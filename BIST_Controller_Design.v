==> flow/design.v <==
`timescale 1ns / 1ps
module BIST_Controller (clock, reset, testmode, w_x_y, dataout_tpg, datain, dataout_ora, fault_detected); 
    input  clock, reset, testmode;
    input  [3:1] w_x_y;              
    output [3:1] dataout_tpg;        
    output [1:0] datain;             
    output [4:1] dataout_ora;        
    output reg fault_detected;
    wire a, b, cin;
    wire complete;
    wire sum, cout;
    parameter golden_signature = 4'b1101;   
    assign {a, b, cin} = testmode ? dataout_tpg[3:1] : w_x_y;  
    assign datain = {sum, cout};   
    TPG_3bit_LFSR 	M1 (.clock(clock), .reset(reset), .dataout_tpg(dataout_tpg), .complete(complete));    
    CUT_1bit_full_adder M2 (.a(a), .b(b), .cin(cin), .f1(1'b1), .f2(1'b1), .f3(1'b0), .sum(sum), .cout(cout));  
    ORA_4bit_MISR M3 (.datain(datain), .clock(clock), .reset(reset), .dataout_ora(dataout_ora));   
    always @(posedge clock) begin       
        if (testmode == 0) begin
            fault_detected <= 0;
        end 
        else begin
            if (complete == 1) begin
                if (golden_signature == dataout_ora)
                    fault_detected <= 0;    
                else
                    fault_detected <= 1;    
            end
        end
    end
endmodule
`timescale 1ns / 1ps
module CUT_1bit_full_adder(a, b, cin, f1, f2, f3, sum, cout);
	input   a, b, cin, f1, f2, f3;                                 
    output  sum, cout;
    wire  a1, p, sum1, r, r1, q;
	assign a1 = a & f1;           
    assign p  = a1 ^ b;       
    assign sum1 = p ^ cin;      
    assign sum = sum1 | f3;      
    assign r  = a1 & b;         
    assign r1 = r & f2;          
    assign q  = p & cin;        
    assign cout = q | r1;       
endmodule
`timescale 1ns / 1ps
module ORA_4bit_MISR (datain, clock, reset, dataout_ora);
	input [1:0] datain;         
	input clock, reset;
	output reg [4:1] dataout_ora;
	always @(posedge clock or negedge reset) begin
		if(!reset) begin
			dataout_ora <= 4'b0000; 
		end
		else begin
			dataout_ora[4] <= dataout_ora[3];
			dataout_ora[3] <= dataout_ora[2];
			dataout_ora[2] <= dataout_ora[4] ^ dataout_ora[1] ^ datain[0];   
			dataout_ora[1] <= dataout_ora[4] ^ datain[1];                     
		end
	end
endmodule
`timescale 1ns / 1ps
module TPG_3bit_LFSR (clock, reset, dataout_tpg, complete);
    input  clock, reset;
    output  reg  [3:1] dataout_tpg;
    output reg  complete;
    reg [2:0] counter;
    always  @(posedge clock or negedge reset)  begin
        if (!reset) begin
            dataout_tpg  <= 3'b001;     
            counter  <= 3'b000;
            complete  <= 1'b0;
        end
        else  begin        
            dataout_tpg[3] <= dataout_tpg[2];
            dataout_tpg[2] <= dataout_tpg[1];
            dataout_tpg[1] <= dataout_tpg[3] ^ dataout_tpg[1]; 
            counter <= counter + 1;
            if (counter == 3'b110)     
                complete  <= 1'b1;
            else
            	complete  <= 1'b0;
        end
    end
endmodule
Reports on BIST_Controller
What the tools print for BIST_Controller, step after step.
Line numbers count from 1 in the design file above.
Cell names lack the library's common part.
{"block": "setup", "design": "BIST_Controller", "clock_port": "clock", "library": "sky130hd", "corner": "tt_025C_1v80"}

After elaboration
Source: Yosys, flattened and elaborated, memories not mapped. Widths are those after wreduce; folded enables and synchronous resets count as part of the registers. Registers that Yosys merges into a memory's read port (data or address) are not register bits. Print and check cells do not count. Equal cells are merged and count once.
{"block": "op_classes", "equal": 2, "n_addsub": 1, "bitwise": 9, "mux": 3}
{"block": "op_table", "cell": "bitwise XOR 1 bit", "count": 6}
{"block": "op_table", "cell": "== test 4 bit (first input constant)", "count": 1}
{"block": "op_table", "cell": "adder 3 x 1 -> 3 bit (second input constant)", "count": 1}
{"block": "op_table", "cell": "== test 3 bit (second input constant)", "count": 1}
{"block": "op_table", "cell": "two-way mux 3 bit", "count": 1}
{"block": "op_table", "cell": "AND 1 bit", "count": 2}
{"block": "op_table", "cell": "two-way mux 1 bit", "count": 2}
{"block": "op_table", "cell": "bitwise OR 1 bit", "count": 1}
{"block": "word_totals", "in_bits": 6, "register_bits": 12, "output_inout_bits": 10, "word_cells": 20}

Logic depth
Depth = most cells in a row (Yosys ltp): at word level without a register or memory, in the mapped netlist without a sequential cell, where the memories' decode and read muxes count.
{"block": "depth", "ltp_word": 5, "abc_area": 0, "depth_mapped": 4}

Netlist
Yosys stat after the flow's synthesis: flattened, memories mapped to cells. It holds for the ABC_AREA given above (unset counts as 0); a run with the other value may have another netlist.
The area totals of this step are shown rounded.
{"block": "types", "cell_type": "dfrtp_1", "count": 10, "area_total_um2": 250.24}
{"block": "types", "cell_type": "mux2i_1", "count": 3, "area_total_um2": 30.029}
{"block": "types", "cell_type": "dfstp_2", "count": 1, "area_total_um2": 26.275}
{"block": "types", "cell_type": "xnor2_1", "count": 3, "area_total_um2": 26.275}
{"block": "types", "cell_type": "ha_1", "count": 2, "area_total_um2": 25.024}
{"block": "types", "cell_type": "dfxtp_1", "count": 1, "area_total_um2": 20.019}
{"block": "types", "cell_type": "fa_1", "count": 1, "area_total_um2": 20.019}
{"block": "types", "cell_type": "xor2_1", "count": 2, "area_total_um2": 17.517}
{"block": "types", "cell_type": "buf_4", "count": 2, "area_total_um2": 15.014}
{"block": "types", "cell_type": "inv_1", "count": 4, "area_total_um2": 15.014}
{"block": "types", "cell_type": "o221a_2", "count": 1, "area_total_um2": 11.261}
{"block": "types", "cell_type": "and2_1", "count": 1, "area_total_um2": 6.256}
{"block": "types", "cell_type": "nand4_1", "count": 1, "area_total_um2": 6.256}
{"block": "mapped", "seq_area_um2": 296.5, "ffs": 12, "synth_area_um2": 469.2, "cells": 32}
By module: a second synthesis without flattening, with its own total; a netlist apart from the flattened one above.
{"block": "hier_totals", "cells_unflattened": 36, "hier_area_um2": 508.0}
Rows give one instance, submodules left out.
{"block": "modules", "mod": "TPG_3bit_LFSR", "seq_area_um2": 176.4, "mod_area_um2": 234.0, "n_cells": 14, "instances": 1}
{"block": "modules", "mod": "ORA_4bit_MISR", "seq_area_um2": 100.1, "mod_area_um2": 132.6, "n_cells": 6, "instances": 1}
{"block": "modules", "mod": "BIST_Controller", "seq_area_um2": 20.0, "mod_area_um2": 96.3, "n_cells": 11, "instances": 1}
{"block": "modules", "mod": "CUT_1bit_full_adder", "seq_area_um2": 0.0, "mod_area_um2": 45.0, "n_cells": 5, "instances": 1}

Path before layout
Path of least setup slack by OpenSTA after synthesis, without wires, with an ideal clock, recovery checks aside; 20% of the period is set as input and as output delay. Where synthesis merged equal registers, the netlist keeps one of their names.
{"block": "synth_path", "kind": "in2out", "startpoint": "input port testmode", "endpoint": "output port datain[1]", "n_path_buf": 1, "period_ns": 2.54, "in_delay_ns": 0.508, "arrival_time_ns": 1.369, "path_stages": 4, "t_first_pin_ns": 0.508, "setup_slack_ns": 0.663, "path_delay_ns": 0.861, "period_less_setup_slack_ns": 1.877}
"path_delay_ns" = arrival - input delay + setup time.
A path that ends at an output port has no setup time.
"path_stages": output pins that drive a net of the path, with the launching flip-flop's if there is one; two outputs of one cell count as two.
"period_less_setup_slack_ns" = period - worst setup slack (recovery checks aside). The figure is calculated, with input and output delays left at 20% of the set period.
Between the ends stands the longest chain of elaborated cells between them, by number of cells; it is not shown to be the way that was timed. Of several equally long chains one is given.
Each line given opens the expression or statement behind the cell; cells for indexed reads and writes are added by Yosys, which also makes memories of some case tables.
{"block": "synth_via", "cell_sequence": "mux2i_1 > fa_1 > inv_1 > buf_4", "elab_chain_cells": 3, "cone_cells": 3, "cone_classes": "mux: 1; logic: 2"}
{"block": "synth_rtl", "item": "start: declaration", "line_no": 3, "text": "input  clock, reset, testmode;"}
{"block": "synth_rtl", "item": "two-way mux 3 bit", "line_no": 13, "text": "assign {a, b, cin} = testmode ? dataout_tpg[3:1] : w_x_y;"}
{"block": "synth_rtl", "item": "bitwise XOR 1 bit", "line_no": 38, "text": "assign p  = a1 ^ b;"}
{"block": "synth_rtl", "item": "bitwise XOR 1 bit", "line_no": 39, "text": "assign sum1 = p ^ cin;"}
{"block": "synth_rtl", "item": "end: declaration", "line_no": 6, "text": "output [1:0] datain;"}
Some nets on the timed path still bear RTL names; the line given drives or declares the net.
{"block": "synth_nets", "net": "M2.sum", "line_no": 35, "text": "output  sum, cout;"}

Timing after layout
Path of least setup slack in the final report of flow run 2 (OpenROAD, finished layout, wires in). Where an end is a register, its clock arrival counts in the times.
{"block": "layout_path", "kind": "in2out", "startpoint": "input port w_x_y[3]", "endpoint": "output port datain[1]", "t_first_pin_ns": 0.43, "setup_slack_ns": 0.07, "n_path_buf": 2, "period_ns": 2.17, "path_stages": 5, "in_delay_ns": 0.43, "arrival_time_ns": 1.67}
Between the ends stands the longest chain of elaborated cells between them, by number of cells; it is not shown to be the way that was timed. Of several equally long chains one is given.
{"block": "layout_via", "cell_sequence": "clkdlybuf4s50_1 > mux2i_1 > fa_1 > inv_1 > buf_2", "elab_chain_cells": 3, "cone_cells": 3, "cone_classes": "mux: 1; logic: 2"}
{"block": "layout_rtl", "item": "start: declaration", "line_no": 4, "text": "input  [3:1] w_x_y;"}
{"block": "layout_rtl", "item": "two-way mux 3 bit", "line_no": 13, "text": "assign {a, b, cin} = testmode ? dataout_tpg[3:1] : w_x_y;"}
{"block": "layout_rtl", "item": "bitwise XOR 1 bit", "line_no": 38, "text": "assign p  = a1 ^ b;"}
{"block": "layout_rtl", "item": "bitwise XOR 1 bit", "line_no": 39, "text": "assign sum1 = p ^ cin;"}
{"block": "layout_rtl", "item": "end: declaration", "line_no": 6, "text": "output [1:0] datain;"}

Lab notebook: BIST_Controller

Stored flow runs of BIST_Controller (2 of them; Yosys, OpenROAD, sky130hd). They differ in their settings and are not a sequence. Constraints: input delay and output delay 20% of the set period each, output load 0.01 pF.
"period_less_ws_ns" = clock period - worst setup slack. The figure is calculated, with input and output delays left at 20% of the set period.
"worstPathTime_ns" = time allowed to the worst setup path (clock period - input delay - output delay, where it has them) - its slack; a late launch clock adds to it, a late capture clock takes from it.
The measured numbers are rounded.

{"run": "flow run 1", "settings": { "period_ns": 3.13, "CORE_UTILIZATION": 72, "PLACE_DENSITY": 0.64, "CORE_ASPECT_RATIO": 1.06, "TNS_END_PERCENT": 85, "GPL_TIMING_DRIVEN": 0, "CTS_CLUSTER_DIAMETER": 310, "MIN_ROUTING_LAYER": "met2", "MAX_ROUTING_LAYER": "met5", "CAP_MARGIN": 20, "CORE_MARGIN": 2, "SLEW_MARGIN": 20 }, "outcome": "no results, floorplanning failed with PDN-0185"}
{"run": "flow run 2", "settings": { "period_ns": 2.17, "CORE_UTILIZATION": 24, "PLACE_DENSITY_LB_ADDON": 0.01, "TNS_END_PERCENT": 5, "CTS_CLUSTER_DIAMETER": 202, "MIN_ROUTING_LAYER": "met2", "MAX_ROUTING_LAYER": "met5", "CAP_MARGIN": 20, "CORE_MARGIN": 2, "SLEW_MARGIN": 20 }, "results": { "holdWs_ns": 0.413, "post_synth_area_um2": 469.2, "worstSetupSlack_ns": 0.071, "tns_ns": 0.000, "die_area_um2": 2325, "final_cell_area_um2": 683.2, "period_less_ws_ns": 2.099, "worstPathTime_ns": 1.23, "timing.worst_path_kind": "in2out" }}
